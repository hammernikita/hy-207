==> flow/design.v <==
module led_place_8x8_manager 
(
    output wire O_LED_PLACE_COL_0,  
    output wire O_LED_PLACE_COL_1,  
    output wire O_LED_PLACE_COL_2,  
    output wire O_LED_PLACE_COL_3,  
    output wire O_LED_PLACE_COL_4,  
    output wire O_LED_PLACE_COL_5,  
    output wire O_LED_PLACE_COL_6,  
    output wire O_LED_PLACE_COL_7,  
    output wire O_LED_PLACE_ROW_0,  
    output wire O_LED_PLACE_ROW_1,  
    output wire O_LED_PLACE_ROW_2,  
    output wire O_LED_PLACE_ROW_3,  
    output wire O_LED_PLACE_ROW_4,  
    output wire O_LED_PLACE_ROW_5,  
    output wire O_LED_PLACE_ROW_6,  
    output wire O_LED_PLACE_ROW_7,  
    input  wire [63:00] i_led_data,
input wire aresetn,                             
    input  wire aclk   
);
reg [7:0] col;
localparam [7:0] STATE_0 = 8'b11111110,
                 STATE_1 = 8'b11111101,
                 STATE_2 = 8'b11111011,
                 STATE_3 = 8'b11110111,
                 STATE_4 = 8'b11101111,
                 STATE_5 = 8'b11011111,
                 STATE_6 = 8'b10111111,
                 STATE_7 = 8'b01111111;
assign O_LED_PLACE_COL_0 = col[0];
assign O_LED_PLACE_COL_1 = col[1];
assign O_LED_PLACE_COL_2 = col[2];
assign O_LED_PLACE_COL_3 = col[3];
assign O_LED_PLACE_COL_4 = col[4];
assign O_LED_PLACE_COL_5 = col[5];
assign O_LED_PLACE_COL_6 = col[6];
assign O_LED_PLACE_COL_7 = col[7];
assign O_LED_PLACE_ROW_0 = o_led_row_data[0];
assign O_LED_PLACE_ROW_1 = o_led_row_data[1];
assign O_LED_PLACE_ROW_2 = o_led_row_data[2];
assign O_LED_PLACE_ROW_3 = o_led_row_data[3];
assign O_LED_PLACE_ROW_4 = o_led_row_data[4];
assign O_LED_PLACE_ROW_5 = o_led_row_data[5];
assign O_LED_PLACE_ROW_6 = o_led_row_data[6];
assign O_LED_PLACE_ROW_7 = o_led_row_data[7];
localparam LP_TIMER_LENGTH_BIT = 8;
reg [LP_TIMER_LENGTH_BIT -1:0] timer;
reg [7:0]   o_led_row_data;
initial begin
    timer = {LP_TIMER_LENGTH_BIT{1'b0}};
end
wire f_timer;
assign f_timer = (timer == {LP_TIMER_LENGTH_BIT{1'b1}}) ? (1'b1) : (1'b0);
always @(posedge aclk) begin
    timer <= timer +'d1;
end
always @(posedge aclk) begin
    if(f_timer)begin
        case (col)
        STATE_0:begin
            col <= STATE_1;
        end
        STATE_1:begin
            col <= STATE_2;
        end
        STATE_2:begin
            col <= STATE_3;
        end
        STATE_3:begin
            col <= STATE_4;
        end
        STATE_4:begin
            col <= STATE_5;
        end
        STATE_5:begin
            col <= STATE_6;
        end
        STATE_6:begin
            col <= STATE_7;
        end
        STATE_7:begin
            col <= STATE_0;
        end
        default:begin
            col <= STATE_0;
        end 
        endcase
    end
    else begin
        col <= col;
    end
end
always @(posedge aclk) begin 
    if(f_timer)begin
        case (col)
            STATE_0: begin
                o_led_row_data[0] <= i_led_data[1 ];
                o_led_row_data[1] <= i_led_data[9 ];
                o_led_row_data[2] <= i_led_data[17];
                o_led_row_data[3] <= i_led_data[25];
                o_led_row_data[4] <= i_led_data[33];
                o_led_row_data[5] <= i_led_data[41];
                o_led_row_data[6] <= i_led_data[49];
                o_led_row_data[7] <= i_led_data[57];
            end
            STATE_1: begin
                o_led_row_data[0] <= i_led_data[2 ];
                o_led_row_data[1] <= i_led_data[10];
                o_led_row_data[2] <= i_led_data[18];
                o_led_row_data[3] <= i_led_data[26];
                o_led_row_data[4] <= i_led_data[34];
                o_led_row_data[5] <= i_led_data[42];
                o_led_row_data[6] <= i_led_data[50];
                o_led_row_data[7] <= i_led_data[58];
            end
            STATE_2: begin
                o_led_row_data[0] <= i_led_data[3 ];
                o_led_row_data[1] <= i_led_data[11];
                o_led_row_data[2] <= i_led_data[19];
                o_led_row_data[3] <= i_led_data[27];
                o_led_row_data[4] <= i_led_data[35];
                o_led_row_data[5] <= i_led_data[43];
                o_led_row_data[6] <= i_led_data[51];
                o_led_row_data[7] <= i_led_data[59];
            end
            STATE_3: begin
                o_led_row_data[0] <= i_led_data[4 ];
                o_led_row_data[1] <= i_led_data[12];
                o_led_row_data[2] <= i_led_data[20];
                o_led_row_data[3] <= i_led_data[28];
                o_led_row_data[4] <= i_led_data[36];
                o_led_row_data[5] <= i_led_data[44];
                o_led_row_data[6] <= i_led_data[52];
                o_led_row_data[7] <= i_led_data[60];
            end
            STATE_4: begin
                o_led_row_data[0] <= i_led_data[5 ];
                o_led_row_data[1] <= i_led_data[13];
                o_led_row_data[2] <= i_led_data[21];
                o_led_row_data[3] <= i_led_data[29];
                o_led_row_data[4] <= i_led_data[37];
                o_led_row_data[5] <= i_led_data[45];
                o_led_row_data[6] <= i_led_data[53];
                o_led_row_data[7] <= i_led_data[61]; 
            end
            STATE_5: begin
                o_led_row_data[0] <= i_led_data[6 ];
                o_led_row_data[1] <= i_led_data[14];
                o_led_row_data[2] <= i_led_data[22];
                o_led_row_data[3] <= i_led_data[30];
                o_led_row_data[4] <= i_led_data[38];
                o_led_row_data[5] <= i_led_data[46];
                o_led_row_data[6] <= i_led_data[54];
                o_led_row_data[7] <= i_led_data[62];
            end
            STATE_6: begin
                o_led_row_data[0] <= i_led_data[7 ];
                o_led_row_data[1] <= i_led_data[15];
                o_led_row_data[2] <= i_led_data[23];
                o_led_row_data[3] <= i_led_data[31];
                o_led_row_data[4] <= i_led_data[39];
                o_led_row_data[5] <= i_led_data[47];
                o_led_row_data[6] <= i_led_data[55];
                o_led_row_data[7] <= i_led_data[63];
            end
            STATE_7: begin
                o_led_row_data[0] <= i_led_data[0 ];
                o_led_row_data[1] <= i_led_data[8 ];
                o_led_row_data[2] <= i_led_data[16];
                o_led_row_data[3] <= i_led_data[24];
                o_led_row_data[4] <= i_led_data[32];
                o_led_row_data[5] <= i_led_data[40];
                o_led_row_data[6] <= i_led_data[48];
                o_led_row_data[7] <= i_led_data[56];  
            end
        endcase
    end
    else begin
        case (col)
            STATE_0: begin
                o_led_row_data[0] <= i_led_data[0 ];
                o_led_row_data[1] <= i_led_data[8 ];
                o_led_row_data[2] <= i_led_data[16];
                o_led_row_data[3] <= i_led_data[24];
                o_led_row_data[4] <= i_led_data[32];
                o_led_row_data[5] <= i_led_data[40];
                o_led_row_data[6] <= i_led_data[48];
                o_led_row_data[7] <= i_led_data[56]; 
            end
            STATE_1: begin
                o_led_row_data[0] <= i_led_data[1 ];
                o_led_row_data[1] <= i_led_data[9 ];
                o_led_row_data[2] <= i_led_data[17];
                o_led_row_data[3] <= i_led_data[25];
                o_led_row_data[4] <= i_led_data[33];
                o_led_row_data[5] <= i_led_data[41];
                o_led_row_data[6] <= i_led_data[49];
                o_led_row_data[7] <= i_led_data[57];
            end
            STATE_2: begin
                o_led_row_data[0] <= i_led_data[2 ];
                o_led_row_data[1] <= i_led_data[10];
                o_led_row_data[2] <= i_led_data[18];
                o_led_row_data[3] <= i_led_data[26];
                o_led_row_data[4] <= i_led_data[34];
                o_led_row_data[5] <= i_led_data[42];
                o_led_row_data[6] <= i_led_data[50];
                o_led_row_data[7] <= i_led_data[58];
            end
            STATE_3: begin
                o_led_row_data[0] <= i_led_data[3 ];
                o_led_row_data[1] <= i_led_data[11];
                o_led_row_data[2] <= i_led_data[19];
                o_led_row_data[3] <= i_led_data[27];
                o_led_row_data[4] <= i_led_data[35];
                o_led_row_data[5] <= i_led_data[43];
                o_led_row_data[6] <= i_led_data[51];
                o_led_row_data[7] <= i_led_data[59];
            end
            STATE_4: begin
                o_led_row_data[0] <= i_led_data[4 ];
                o_led_row_data[1] <= i_led_data[12];
                o_led_row_data[2] <= i_led_data[20];
                o_led_row_data[3] <= i_led_data[28];
                o_led_row_data[4] <= i_led_data[36];
                o_led_row_data[5] <= i_led_data[44];
                o_led_row_data[6] <= i_led_data[52];
                o_led_row_data[7] <= i_led_data[60];
            end
            STATE_5: begin
                o_led_row_data[0] <= i_led_data[5 ];
                o_led_row_data[1] <= i_led_data[13];
                o_led_row_data[2] <= i_led_data[21];
                o_led_row_data[3] <= i_led_data[29];
                o_led_row_data[4] <= i_led_data[37];
                o_led_row_data[5] <= i_led_data[45];
                o_led_row_data[6] <= i_led_data[53];
                o_led_row_data[7] <= i_led_data[61]; 
            end
            STATE_6: begin
                o_led_row_data[0] <= i_led_data[6 ];
                o_led_row_data[1] <= i_led_data[14];
                o_led_row_data[2] <= i_led_data[22];
                o_led_row_data[3] <= i_led_data[30];
                o_led_row_data[4] <= i_led_data[38];
                o_led_row_data[5] <= i_led_data[46];
                o_led_row_data[6] <= i_led_data[54];
                o_led_row_data[7] <= i_led_data[62];
            end
            STATE_7: begin
                o_led_row_data[0] <= i_led_data[7 ];
                o_led_row_data[1] <= i_led_data[15];
                o_led_row_data[2] <= i_led_data[23];
                o_led_row_data[3] <= i_led_data[31];
                o_led_row_data[4] <= i_led_data[39];
                o_led_row_data[5] <= i_led_data[47];
                o_led_row_data[6] <= i_led_data[55];
                o_led_row_data[7] <= i_led_data[63];
            end
        endcase
    end
end
endmodule
# Reports on led_place_8x8_manager
# The steps from the RTL of led_place_8x8_manager to its reports follow in flow order.
# Lines are those of the file above, counted from 1.
# Operators carry their Yosys type and port widths (W data, S select, Z words).
# Cell names lack the library's common part.
# The mark -- stands for no value.
# design
top_module	led_place_8x8_manager
clk_port	aclk
cell_library	sky130hd
pvt_corner	tt_025C_1v80

# Word level
# Source: Yosys, flattened and elaborated, memories not mapped. Widths are those after wreduce. Registers that Yosys merges into a memory's read port (data or address) are not register bits. Print and check cells do not count. Equal cells are merged and count once.
# word_totals
output_inout_bits	16
input_bits	66
register_bits	24
elab_cells	40
# op_classes
n_reduce_logical	1
addsub	1
equal	9
n_mux	26
# ops
operator	n
$pmux W1 S8	16
$eq A8 B8 Y1 const B	8
$pmux W8 S7	1
$mux W1	9
$add A8 B1 Y8 const B	1
$eq A8 B7 Y1 const B	1
$reduce_bool A8 Y1	1

# Logic depth
# Yosys ltp: most cells in a row. Word level: on the elaborated netlist, between registers, memories and ports. Mapped: between sequential cells and ports; inverters and the memories' decode and read muxes count.
# logic_depth
ltp_word	3
abc_area	0
depth_mapped	10
depth_no_buf	7

# Synthesis result
# Yosys stat after the flow's synthesis: flattened, memories mapped to cells. It holds for the ABC_AREA given above (unset counts as 0); a run with the other value may have another netlist.
# types
cell	n	area_total_um2
edfxtp_1	16	480.461
a22oi_1	31	232.723
dfxtp_1	8	160.154
o22ai_1	19	118.864
a221o_1	9	90.086
a211oi_1	9	67.565
o21ai_0	10	50.048
a22o_1	5	43.792
nand3_1	8	40.038
xor2_1	4	35.034
nor2b_1	5	31.28
buf_2	6	30.029
nand2_1	8	30.029
o21ai_1	6	30.029
a2111oi_0	3	26.275
and4_1	3	26.275
inv_1	7	26.275
xnor2_1	3	26.275
# Other cell types: 30; their cells: 48.
# mapped
buffers	15
mapped_cells	208
sequential_area_mm2	0.0006406
area_mm2	0.0019544
ffs	24

# Worst setup path after synthesis
# Path of least setup slack by OpenSTA after synthesis, without wires, with an ideal clock, recovery checks aside; 20% of the period is set as input and as output delay. Where synthesis merged equal registers, the netlist keeps one of their names.
# synth_timing
path_kind	register to register
from	reg col[5]
to	reg o_led_row_data[6]
driving_pins	9
slack_ns	0.180
t_arrival_ns	1.811
tclk_ns	2.27
required_time_ns	1.991
n_path_buf	2
delay_ns	2.090
t_first_pin_ns	0.000
setup_ns	0.279
period_less_setup_slack_ns	2.09
# "delay_ns" = arrival - input delay + setup time.
# "driving_pins": output pins that drive a net of the path, with the launching flip-flop's if there is one; two outputs of one cell count as two.
# "period_less_setup_slack_ns" is the clock period less the worst setup slack; recovery checks do not enter. This is arithmetic on one report: input and output delays are still those of the set period (20% each).
# The rows between start and end are the longest chain of elaborated cells between them; the timing report does not say that the signal goes this way. Where chains are equally long, one stands for them.
# Each line given opens the expression or statement behind the cell; cells for indexed reads and writes are added by Yosys, which also makes memories of some case tables.
# At most two assigning lines are given for a register; there are more.
# Ways into the end's enable are left out, as the timed path ends at the data pin.
# synth_via
path_cell_list	edfxtp_1 > buf_6 > nor2b_4 > clkbuf_2 > nor3b_4 > a22o_1 > a221o_1 > a2111oi_2 > o22ai_1
elab_chain_cells	3
cells_between	11
cone_classes	eq/ne (8); mux (3)
# synth_rtl
element	line	text
start, declared	23	reg [7:0] col;
start, assigned	63	col <= STATE_1;
start, assigned	92	col <= col;
$eq A8 B7 Y1	181	case (col)
$pmux W1 S8	181
$mux W1	96	if(f_timer)begin
end, assigned	105	o_led_row_data[6] <= i_led_data[49];
end, assigned	115	o_led_row_data[6] <= i_led_data[50];
end, declared	50	reg [7:0]   o_led_row_data;

# Worst path after layout
# From the final timing report of stored run 2: the path of least setup slack in the routed layout; clock arrival at registers is part of the times.
# layout_timing
path_kind	register to register
from	reg col[7]
to	reg o_led_row_data[0]
slack_ns	0.15
t_first_pin_ns	0.27
t_arrival_ns	2.12
driving_pins	10
setup_ns	0.25
required_time_ns	2.27
n_path_buf	3
tclk_ns	2.23
# The rows between start and end are the longest chain of elaborated cells between them; the timing report does not say that the signal goes this way. Where chains are equally long, one stands for them.
# At most two assigning lines are given for a register; there are more.
# Ways into the end's enable are left out, as the timed path ends at the data pin.
# layout_via
path_cell_list	edfxtp_1 > buf_6 > nand4_1 > nor2_4 > buf_6 > buf_8 > a222oi_1 > o21ai_1 > nor3b_1 > o22ai_1
elab_chain_cells	3
cells_between	11
cone_classes	eq/ne (8); mux (3)
# layout_rtl
element	line	text
start, declared	23	reg [7:0] col;
start, assigned	63	col <= STATE_1;
start, assigned	92	col <= col;
$eq A8 B7 Y1	181	case (col)
$pmux W1 S8	181
$mux W1	96	if(f_timer)begin
end, assigned	99	o_led_row_data[0] <= i_led_data[1 ];
end, assigned	109	o_led_row_data[0] <= i_led_data[2 ];
end, declared	50	reg [7:0]   o_led_row_data;

# led_place_8x8_manager through Yosys and OpenROAD on sky130hd: 2 stored runs, unordered, with their settings and measured results. The constraints put input and output delay at 20% of the set period each and load the outputs with 0.01 pF.
# "timing.achieved_period_ns" = clock period - worst setup slack. The figure is calculated, with input and output delays left at 20% of the set period.
# "timing.worst_path_ns" = time allowed to the worst setup path (clock period - input delay - output delay, where it has them) - its slack; a late launch clock adds to it, a late capture clock takes from it.
# Among the settings, n/a means not set for that run.
# Results: n/a = not shown.
stored run	period_ns	CORE_UTILIZATION	SETUP_SLACK_MARGIN	PLACE_DENSITY_LB_ADDON	CORE_ASPECT_RATIO	CELL_PAD_IN_SITES_GLOBAL_PLACEMENT	CELL_PAD_IN_SITES_DETAIL_PLACEMENT	TNS_END_PERCENT	GPL_ROUTABILITY_DRIVEN	SLEW_MARGIN	MAX_ROUTING_LAYER	CAP_MARGIN	CORE_MARGIN	timing.achieved_period_ns	die_mm2	timing.worst_path_ns	critical_path_type	fin_tns_ns	synthArea_mm2	setup_worst_slack_ns	post_route_stdcell_area_mm2
stored run 1	3.9	64	1.13	0.07	0.76	1	1	10	1	20	met5	20	2	n/a	n/a	n/a	n/a	n/a	n/a	n/a	n/a
stored run 2	2.23	40	0.65	n/a	n/a	n/a	n/a	n/a	n/a	20	n/a	20	2	2.079	0.0054612	2.08	register to register	0.000	0.0019544	0.151	0.0036472
# Stored run 1: stopped before the end: placement reported FLW-0024

==> flow/design.v <==
module Management_button_col  
(
input  wire clk,
input wire aresetn,
input  wire [3:0] i_button_n, 
input wire        i_sync_n  ,   
output wire [3:0] o_btn_save ,
output wire [3:0] o_btn_push  
);
wire  w_btn_push_0;
wire  w_btn_push_1;
wire  w_btn_push_2;
wire  w_btn_push_3;
wire w_btn_save_0;
wire w_btn_save_1;
wire w_btn_save_2;
wire w_btn_save_3;
assign o_btn_push[0] = w_btn_push_0;
assign o_btn_push[1] = w_btn_push_1;
assign o_btn_push[2] = w_btn_push_2;
assign o_btn_push[3] = w_btn_push_3;
assign o_btn_save[0] = w_btn_save_0;
assign o_btn_save[1] = w_btn_save_1;
assign o_btn_save[2] = w_btn_save_2;
assign o_btn_save[3] = w_btn_save_3;
button_filtre 
key_one_row
(
    .i_button_n (i_button_n[0]), 
    .clk (clk),
    .i_sync_n (i_sync_n),
    .aresetn    (aresetn             ),
    .o_btn_save (w_btn_save_0  ),
    .o_btn_push (w_btn_push_0)
);
button_filtre 
key_two_row
(
    .i_button_n (i_button_n[1]),
    .clk (clk),
    .i_sync_n (i_sync_n),
    .aresetn    (aresetn             ),
    .o_btn_save (w_btn_save_1  ),
    .o_btn_push (w_btn_push_1)
);
button_filtre 
key_three_row
(
    .i_button_n (i_button_n[2]),
    .clk        (clk              ),
    .i_sync_n   (i_sync_n      ),
    .aresetn    (aresetn          ),
    .o_btn_save (w_btn_save_2  ),
    .o_btn_push (w_btn_push_2    )
);
button_filtre 
key_four_row
(
    .i_button_n (i_button_n[3]),
    .clk (clk),
    .i_sync_n (i_sync_n),
    .aresetn    (aresetn     ),
    .o_btn_save (w_btn_save_3),
    .o_btn_push (w_btn_push_3)
);
endmodule
module button_filtre 
(
    input wire i_button_n , 
    input wire i_sync_n   , 
    output reg o_btn_push , 
    output reg o_btn_save , 
    input wire aresetn    , 
    input wire clk          
);
reg [3:0] cnt;
wire     w_btn_push;
initial begin
    o_btn_push = 1'b0;
    o_btn_save = 1'b0;
    cnt        = 'd0 ; 
end
    assign w_btn_push = (cnt == 4'hF) ? (1'b1) : (1'b0);  
    always @(posedge clk, negedge aresetn) begin 
        if(aresetn == 1'b0)begin                          
            o_btn_push <= 1'b0;
        end
        else if(i_sync_n == 1'b0)begin                   
            o_btn_push <= w_btn_push;
        end
        else begin
            o_btn_push <= o_btn_push;                   
        end
    end
    always @(posedge clk, negedge aresetn) begin 
        if(aresetn == 1'b0)begin
            o_btn_save <= 1'b0;
        end
        else if((i_sync_n == 1'b0)&(o_btn_push == 1'b0)&(w_btn_push == 1'b1))begin 
            o_btn_save <= ~o_btn_save;
        end   
        else begin
            o_btn_save <= o_btn_save;  
        end
    end
    always @(posedge clk, negedge aresetn) begin 
        if(aresetn == 1'b0)begin              
            cnt <= 'd0;
        end
        else if(i_sync_n == 1'b0)begin 
            if (i_button_n == 1'b0)  begin 
                if(cnt < 4'hF )begin
                        cnt <= cnt +'d1;
                end else begin
                        cnt <= cnt;
                 end
            end else begin
                cnt <= 'd0;
            end
        end
        else begin
            cnt <= cnt;
        end
    end 
endmodule
* Step by step through the tools: Management_button_col
What the tools print for Management_button_col, step after step. Lines are those of the file above, counted from 1. Library cell names are shortened. The mark - stands for no value.
Inputs: top module Management_button_col, clock clk, cell library sky130hd, corner tt_025C_1v80

* Word level
Counts by Yosys on the flattened word-level netlist (proc, flatten, opt, wreduce; memories kept). Register bits leave out memories and registers merged into their read ports (data or address). Print and check cells are left out. Cells with the same type and inputs are merged into one.
Cells by class: multiplexer cells 12, eq/ne operators 4, bitwise gates (word level) 17, $add $sub $neg 4, reductions and logical operators 8, $lt $le $gt $ge 4
Operators by type and width (count):
- two-way mux 4 bit | 8
- adder 4 x 1 -> 4 bit (second input constant) | 4
- < comparator 4 bit (second input constant) | 4
- == test 4 bit (second input constant) | 4
- inverter 1 bit | 9
- bitwise AND 1 bit | 8
- AND reduction 2 bit | 4
- nonzero test 2 bit | 4
- two-way mux 1 bit | 4
Storage and ports: register bits 24, input bits 7, output and inout bits 8

* Depth
Yosys ltp: most cells in a row. Word level: on the elaborated netlist, between registers, memories and ports. Mapped: between sequential cells and ports; inverters and the memories' decode and read muxes count.
Logic depth: word-level depth 3, ABC_AREA 0, mapped depth 4, depth with buffers taken out 4

* After synthesis
The flow's flattened synthesis, as Yosys stat reports it; memories are mapped. The netlist is that of the ABC_AREA named above (0 if unset); the other value can give another one.
Cell types:
- dfrtp_1 | count 24, total area 600.576 µm²
- buf_4 | count 8, total area 60.058 µm²
- o21ai_1 | count 11, total area 55.053 µm²
- a31oi_1 | count 8, total area 50.048 µm²
- ha_1 | count 4, total area 50.048 µm²
- nand2_1 | count 12, total area 45.043 µm²
- nor3_2 | count 4, total area 40.038 µm²
- o22a_1 | count 4, total area 35.034 µm²
- xor2_1 | count 4, total area 35.034 µm²
- inv_1 | count 8, total area 30.029 µm²
- mux2i_1 | count 3, total area 30.029 µm²
- nand3_2 | count 3, total area 30.029 µm²
- o22a_2 | count 3, total area 30.029 µm²
- o31a_1 | count 3, total area 26.275 µm²
- nor2b_1 | count 4, total area 25.024 µm²
- a22oi_1 | count 3, total area 22.522 µm²
- and3_2 | count 3, total area 22.522 µm²
- buf_2 | count 4, total area 20.019 µm²
Not listed: further types 7, cells in them 15.
Synthesis totals: cells in the netlist 128, synthesis area 1291.2 µm², buffer cells 12, flip-flop cells 24
By module: a second synthesis without flattening, with its own total; a netlist apart from the flattened one above.
Second synthesis, totals: cells (unflattened synthesis) 128, area total of the unflattened synthesis 1306.3 µm²
Each row is one instance without its submodules.
By module:
- button_filtre | seq. area 150.1 µm², cells 30, times used 4, area 311.5 µm²
- Management_button_col | seq. area 0.0 µm², cells 8, times used 1, area 60.1 µm²

* Path before layout
OpenSTA on the mapped netlist: ideal clock, no wires. The path of least setup slack (recovery checks aside). Input and output delay are each 20% of the period. Register names are those of the netlist, which keeps one name where synthesis merged equal registers.
Timing post-synthesis: path kind register -> register, from register key_one_row.cnt[0], to register key_one_row.cnt[1], stages on the path 5, path slack 0.219 ns, data arrival time 1.110 ns, clock period 1.45 ns, setup time 0.121 ns, path buffers 0, delay of the path 1.231 ns, period reached after synthesis 1.231 ns
"delay of the path" is the arrival time less input delay plus setup time. "stages on the path" counts driving pins, that of a launching flip-flop among them; a cell with two outputs on the path counts twice. "period reached after synthesis" is the clock period less the worst setup slack; recovery checks do not enter. This is arithmetic on one report: input and output delays are still those of the set period (20% each). The rows between start and end are the longest chain of elaborated cells between them; the timing report does not say that the signal goes this way. Where chains are equally long, one stands for them. A line is the first line of the expression or statement that the cell stems from. Yosys adds cells for indexed reads and writes and turns some case tables into memories. At most two assigning lines are given for a register; there are more.
On the way, post-synthesis: path through dfrtp_1 ha_1 and3_2 a22oi_1 o21ai_1, length of the longest elaborated chain 3, elaborated cells between the ends (all ways) 6, classes of those cells 1 x add/sub; 1 x compare; 2 x mux; 2 x reduce/logical
Ends and longest elaborated chain, post-synthesis:
- start, declared | RTL line 76 | reg [3:0] cnt;
- start, assigned | RTL line 113 | cnt <= cnt +'d1;
- start, assigned | RTL line 115 | cnt <= cnt;
- adder 4 x 1 -> 4 bit | RTL line 113
- two-way mux 4 bit | RTL line 112 | if(cnt < 4'hF )begin
- two-way mux 4 bit | RTL line 111 | if (i_button_n == 1'b0)  begin
- end, assigned | RTL line 113
- end, assigned | RTL line 115
- end, declared | RTL line 76

* Path in the finished layout
Path of least setup slack in the final report of record 1 (OpenROAD, finished layout, wires in). Where an end is a register, its clock arrival counts in the times.
Timing post-layout: path kind register -> register, from register key_one_row.cnt[1], to register key_one_row.cnt[1], path buffers 0, clock period 1.4 ns, stages on the path 5, data arrival time 1.39 ns, setup time 0.10 ns, path slack 0.17 ns
The rows between start and end are the longest chain of elaborated cells between them; the timing report does not say that the signal goes this way. Where chains are equally long, one stands for them. At most two assigning lines are given for a register; there are more.
On the way, post-layout: path through dfrtp_1 ha_4 and3_2 a22oi_1 o21ai_1, length of the longest elaborated chain 3, elaborated cells between the ends (all ways) 6, classes of those cells 1 x add/sub; 1 x compare; 2 x mux; 2 x reduce/logical
Ends and longest elaborated chain, post-layout:
- start, declared | RTL line 76 | reg [3:0] cnt;
- start, assigned | RTL line 113 | cnt <= cnt +'d1;
- start, assigned | RTL line 115 | cnt <= cnt;
- adder 4 x 1 -> 4 bit | RTL line 113
- two-way mux 4 bit | RTL line 112 | if(cnt < 4'hF )begin
- two-way mux 4 bit | RTL line 111 | if (i_button_n == 1'b0)  begin
- end, assigned | RTL line 113
- end, assigned | RTL line 115
- end, declared | RTL line 76

Memo
Re: implementation data of Management_button_col

Stored flow runs of Management_button_col (2 of them; Yosys, OpenROAD, sky130hd). They differ in their settings and are not a sequence. Constraints: input delay and output delay 20% of the set period each, output load 0.01 pF.
"worst setup path time" is the time allowed to the run's worst setup path (the clock period less input and output delay, where it has them) less its slack. Clock arrival times count: a late capture clock shortens it, a late launch clock lengthens it.
By "power" is meant OpenSTA's value without simulated activity: inputs other than the clock are taken to toggle once in ten clock periods, and the tool carries that through the logic.

[record 1] flow files
==> flow/run.sh <==
#!/bin/bash
# the make line also repeats the synthesis and layout settings of config.mk as NAME=value (left out here)
make -C /OpenROAD-flow-scripts/flow DESIGN_CONFIG=/design/flow/config.mk WORK_HOME=/design/flow/orfs CLKGATE_MAP_FILE= finish
==> flow/config.mk <==
export PLATFORM = sky130hd
export DESIGN_NAME = Management_button_col
export DESIGN_NICKNAME = Management_button_col
export VERILOG_FILES = /design/flow/design.v
export SDC_FILE = /design/flow/constraint.sdc
export NUM_CORES = 4
export LEC_CHECK = 0
export CAP_MARGIN = 20
export CELL_PAD_IN_SITES_DETAIL_PLACEMENT = 0
export CORE_MARGIN = 2
export CORE_UTILIZATION = 27
export CTS_CLUSTER_DIAMETER = 40
export MAX_ROUTING_LAYER = met5
export SETUP_SLACK_MARGIN = 0.13
export SLEW_MARGIN = 35
==> flow/constraint.sdc <==
create_clock -name core_clock -period 1.4 [get_ports {clk}]
set_input_delay 0.2800 -clock core_clock [delete_from_list [all_inputs] [get_ports {clk}]]
set_output_delay 0.2800 -clock core_clock [all_outputs]
set_load 0.01 [all_outputs]

[record 1] result: post-route utilization 0.357; netlist area reported by Yosys 1291.2 µm²; overall die area 5351.6 µm²; worst setup path time 1.23 ns; worst path kind register -> register; worst setup slack after layout 0.172 ns; total negative slack 0.000 ns; power 1704 uW

[record 2] flow files
==> flow/run.sh <==
#!/bin/bash
# the make line also repeats the synthesis and layout settings of config.mk as NAME=value (left out here)
make -C /OpenROAD-flow-scripts/flow DESIGN_CONFIG=/design/flow/config.mk WORK_HOME=/design/flow/orfs CLKGATE_MAP_FILE= finish
==> flow/config.mk <==
export PLATFORM = sky130hd
export DESIGN_NAME = Management_button_col
export DESIGN_NICKNAME = Management_button_col
export VERILOG_FILES = /design/flow/design.v
export SDC_FILE = /design/flow/constraint.sdc
export NUM_CORES = 4
export LEC_CHECK = 0
export CAP_MARGIN = 35
export CELL_PAD_IN_SITES_GLOBAL_PLACEMENT = 0
export CORE_ASPECT_RATIO = 0.65
export CORE_MARGIN = 2
export CORE_UTILIZATION = 21
export CTS_CLUSTER_SIZE = 46
export GPL_ROUTABILITY_DRIVEN = 0
export GPL_TIMING_DRIVEN = 0
export HOLD_SLACK_MARGIN = -0.09
export PLACE_DENSITY_LB_ADDON = 0.04
export SLEW_MARGIN = 5
export TNS_END_PERCENT = 60
==> flow/constraint.sdc <==
create_clock -name core_clock -period 1.33 [get_ports {clk}]
set_input_delay 0.2660 -clock core_clock [delete_from_list [all_inputs] [get_ports {clk}]]
set_output_delay 0.2660 -clock core_clock [all_outputs]
set_load 0.01 [all_outputs]

[record 2] result: worst setup path time 1.01 ns; worst path kind register -> output; post-route utilization 0.292; worst setup slack after layout 0.059 ns; total negative slack 0.000 ns; power 1734 uW; overall die area 6806.7 µm²; netlist area reported by Yosys 1291.2 µm²
